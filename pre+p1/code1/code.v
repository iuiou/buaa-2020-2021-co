==> flow/design.v <==
`timescale 1ns / 1ps
module code(
    input Clk,
	 input Reset,
	 input Slt,
	 input En,
	 output reg [63:0] Output0,
	 output reg [63:0] Output1
    );
integer cnt1 = 0,cnt2 = 0;
initial begin
  Output0=0;
  Output1=0;
 end 
always @(posedge Clk) begin
  if(Reset == 1) begin
  Output0 = 0;
  Output1 = 0;
  cnt1 = 0;
  cnt2 = 0;
  end
  else begin
       if(En == 1) begin
		   if(Slt == 0) cnt1 =  cnt1 + 1;
         else cnt2 = cnt2 + 1;
       end
		 else begin 
		 cnt1 = cnt1;
		 cnt2 = cnt2;
		 end
  end		 
  if(cnt1 == 1) begin 
  Output0 = Output0 + 1;
  cnt1 = 0;
  end
  else Output0 = Output0;
  if(cnt2 == 4) begin 
  Output1 = Output1 + 1;
  cnt2 = 0;
  end
  else Output1 = Output1;
end
endmodule
## Tool chain data of code

The steps from the RTL of code to its reports follow in flow order.
Lines are those of the file above, counted from 1.
Operators carry their Yosys type and port widths (W data, S select, Z words).
Cell names lack the library's common part.
A cell with - has no value.

| set-up | value |
|---|---|
| top module | code |
| clock port | Clk |
| cell library | sky130hd |
| library corner | tt_025C_1v80 |

## Elaborated design

Source: Yosys, flattened and elaborated, memories not mapped. Widths are those after wreduce; folded enables and synchronous resets count as part of the registers. Registers that Yosys merges into a memory's read port (data or address) are not register bits. Print and check cells do not count. Equal cells are merged and count once.

| bit counts | value |
|---|---|
| register bits after elaboration | 192 |
| bits of input ports | 4 |
| output and inout port bits | 128 |

| cells by class | value |
|---|---|
| add/subtract/negate cells | 4 |
| eq/ne operators | 2 |
| mux-type cells | 10 |

Operator list:

| operator | count |
|---|---|
| $mux W64 | 4 |
| $mux W32 | 6 |
| $add A64 B1 Y64 const B | 2 |
| $add A32 B2 Y32 const B | 2 |
| $eq A32 B2 Y1 const B | 1 |
| $eq A32 B4 Y1 const B | 1 |

## Depth

Yosys ltp: most cells in a row. Word level: on the elaborated netlist, between registers, memories and ports. Mapped: between sequential cells and ports; inverters and the memories' decode and read muxes count.

| depth | value |
|---|---|
| depth in word-level cells | 6 |
| ABC_AREA | 0 |
| depth in mapped cells | 18 |
| depth with buffers taken out | 10 |

## Netlist

Yosys stat after the flow's synthesis: flattened, memories mapped to cells. It holds for the ABC_AREA given above (unset counts as 0); a run with the other value may have another netlist.
The area totals of this step are shown rounded.

| mapped netlist | value |
|---|---|
| cell count | 1330 |
| cell area after synthesis | 10700 sq um |
| flip-flop cells | 192 |
| buffer cells | 100 |

Cells by type:

| cell type | count | total area (sq um) |
|---|---|---|
| dfxtp_1 | 192 | 3.84E+03 |
| or4_1 | 85 | 638.112 |
| o31ai_1 | 77 | 578.054 |
| a21oi_1 | 100 | 500.48 |
| nand3_1 | 91 | 455.437 |
| xnor2_1 | 51 | 446.678 |
| nand2_1 | 109 | 409.142 |
| nand4_1 | 53 | 331.568 |
| nor2_1 | 85 | 319.056 |
| nor4_1 | 44 | 275.264 |
| clkbuf_1 | 73 | 274.013 |
| nor3_1 | 47 | 235.226 |
| xor2_1 | 25 | 218.96 |
| and3_1 | 30 | 187.68 |
| and4_1 | 16 | 140.134 |
| inv_1 | 31 | 116.362 |
| mux2i_1 | 11 | 110.106 |
| o41ai_1 | 12 | 105.101 |

Not listed: further types 46, cells in them 198.

## Path before layout

Source: OpenSTA report_checks on the synthesized netlist (no wires, ideal clock, input and output delay 20% of the period each), path of least setup slack; recovery checks are left aside. Register names are those of the netlist, which keeps one name where synthesis merged equal registers.

| timing post-synthesis | value |
|---|---|
| path kind | input -> register |
| start | input Reset |
| end | register Output0[62] |
| period | 4.85 ns |
| setup time | 0.070 ns |
| arrival | 4.667 ns |
| data required time | 4.780 ns |
| path slack | 0.113 ns |
| path delay | 3.767 ns |
| stages on the path | 17 |
| path buffers | 7 |
| synthesis period reached | 4.737 ns |

"path delay" is the arrival time less input delay plus setup time.
"stages on the path" counts driving pins, that of a launching flip-flop among them; a cell with two outputs on the path counts twice.
"synthesis period reached" = period - worst setup slack (recovery checks aside). The figure is calculated, with input and output delays left at 20% of the set period.
Between the ends stands the longest chain of elaborated cells between them, by number of cells; it is not shown to be the way that was timed. Of several equally long chains one is given.
A line is the first line of the expression or statement that the cell stems from. Yosys adds cells for indexed reads and writes and turns some case tables into memories.
At most two assigning lines are given for a register; there are more.

| between the ends, post-synthesis | value |
|---|---|
| cell sequence | buf_2 -> buf_2 -> buf_2 -> clkbuf_1 -> clkbuf_1 -> clkbuf_1 -> nor2b_1 -> ha_1 -> nand3_1 -> or2_2 -> nor3_1 -> nand3_1 -> nor4_1 -> nand3_1 -> clkbuf_1 -> or4_1 -> a21oi_1 |
| cells in the longest elaborated chain | 3 |
| elaborated cells between the ends (all ways) | 5 |
| source lines of those cells | 3 |
| those cells by class | add/sub: 1; eq/ne: 1; mux: 3 |

Ends and longest elaborated chain, post-synthesis:

| item | line | source |
|---|---|---|
| from (decl) | 4 | `input Reset,` |
| $mux W64 | 16 | `if(Reset == 1) begin` |
| $add A64 B1 Y64 | 33 | `Output0 = Output0 + 1;` |
| $mux W64 | 32 | `if(cnt1 == 1) begin` |
| to (assign) | 33 |  |
| to (assign) | 36 | `else Output0 = Output0;` |
| to (decl) | 7 | `output reg [63:0] Output0,` |

## Path in the finished layout

From the final timing report of run 1: the path of least setup slack in the routed layout; clock arrival at registers is part of the times.

| timing post-layout | value |
|---|---|
| path kind | input -> register |
| start | input Slt |
| end | register Output0[60] |
| period | 3.32 ns |
| setup time | 0.06 ns |
| arrival | 3.88 ns |
| data required time | 3.71 ns |
| path slack | -0.18 ns |
| stages on the path | 12 |
| path buffers | 4 |

Between the ends stands the longest chain of elaborated cells between them, by number of cells; it is not shown to be the way that was timed. Of several equally long chains one is given.
At most two assigning lines are given for a register; there are more.

| between the ends, post-layout | value |
|---|---|
| cell sequence | buf_6 -> nand4b_1 -> buf_6 -> nor3_4 -> mux2i_1 -> o2111ai_1 -> or4b_4 -> or4_4 -> buf_12 -> clkbuf_16 -> or4b_1 -> a21oi_1 |
| cells in the longest elaborated chain | 5 |
| elaborated cells between the ends (all ways) | 5 |
| source lines of those cells | 4 |
| those cells by class | eq/ne: 1; mux: 4 |

Ends and longest elaborated chain, post-layout:

| item | line | source |
|---|---|---|
| from (decl) | 5 | `input Slt,` |
| $mux W32 | 24 | `if(Slt == 0) cnt1 = cnt1 + 1;` |
| $mux W32 | 23 | `if(En == 1) begin` |
| $mux W32 | 16 | `if(Reset == 1) begin` |
| $eq A32 B2 Y1 | 32 | `if(cnt1 == 1) begin` |
| $mux W64 | 32 |  |
| to (assign) | 33 | `Output0 = Output0 + 1;` |
| to (assign) | 36 | `else Output0 = Output0;` |
| to (decl) | 7 | `output reg [63:0] Output0,` |

Data sheet: physical implementation of code

Stored flow runs of code (2 of them; Yosys, OpenROAD, sky130hd). They differ in their settings and are not a sequence. Constraints: input delay and output delay 20% of the set period each, output load 0.01 pF.
By "clock period achieved" is meant the clock period of the run minus its worst setup slack. This is arithmetic on one report: input and output delays are still those of the set period (20% each).
"time on the worst setup path" = time allowed to the worst setup path (clock period - input delay - output delay, where it has them) - its slack; a late launch clock adds to it, a late capture clock takes from it.
"total design power": no workload was simulated; the value follows from the tool's default switching activity.
Results are given in rounded form.

#### Run 1

| setting | value |
|---|---|
| period_ns | `3.32` |
| CORE_UTILIZATION | `31` |
| PLACE_DENSITY_LB_ADDON | `0.04` |
| CELL_PAD_IN_SITES_DETAIL_PLACEMENT | `1` |
| TNS_END_PERCENT | `25` |
| ABC_AREA | `0` |
| CTS_CLUSTER_SIZE | `67` |
| CAP_MARGIN | `0` |
| MAX_ROUTING_LAYER | `met5` |
| CORE_MARGIN | `2` |
| SLEW_MARGIN | `20` |

| result | value |
|---|---|
| standard-cell area of the final layout | 16200 sq um |
| total design power | 4970 µW |
| worst hold slack in the final report | 0.496 ns |
| worst slack on setup checks | -0.177 ns |
| sum of negative setup slack | -3.73 ns |
| chip area in the Yosys report | 10700 sq um |
| clock period achieved | 3.497 ns |
| area inside the die boundary | 36000 sq um |
| final design utilization | 0.472 |
| time on the worst setup path | 2.83 ns |
| critical path kind | input -> register |

#### Run 2

| setting | value |
|---|---|
| period_ns | `3.93` |
| CORE_UTILIZATION | `67` |
| PLACE_DENSITY | `0.84` |
| CTS_CLUSTER_SIZE | `45` |
| SLEW_MARGIN | `15` |
| CAP_MARGIN | `20` |
| CORE_MARGIN | `2` |

| result | value |
|---|---|
| standard-cell area of the final layout | 13900 sq um |
| total design power | 3830 µW |
| worst hold slack in the final report | 0.495 ns |
| worst slack on setup checks | 0.095 ns |
| sum of negative setup slack | 0.000 ns |
| chip area in the Yosys report | 10700 sq um |
| clock period achieved | 3.835 ns |
| area inside the die boundary | 17000 sq um |
| final design utilization | 0.883 |
| time on the worst setup path | 3.83 ns |
| critical path kind | register -> register |
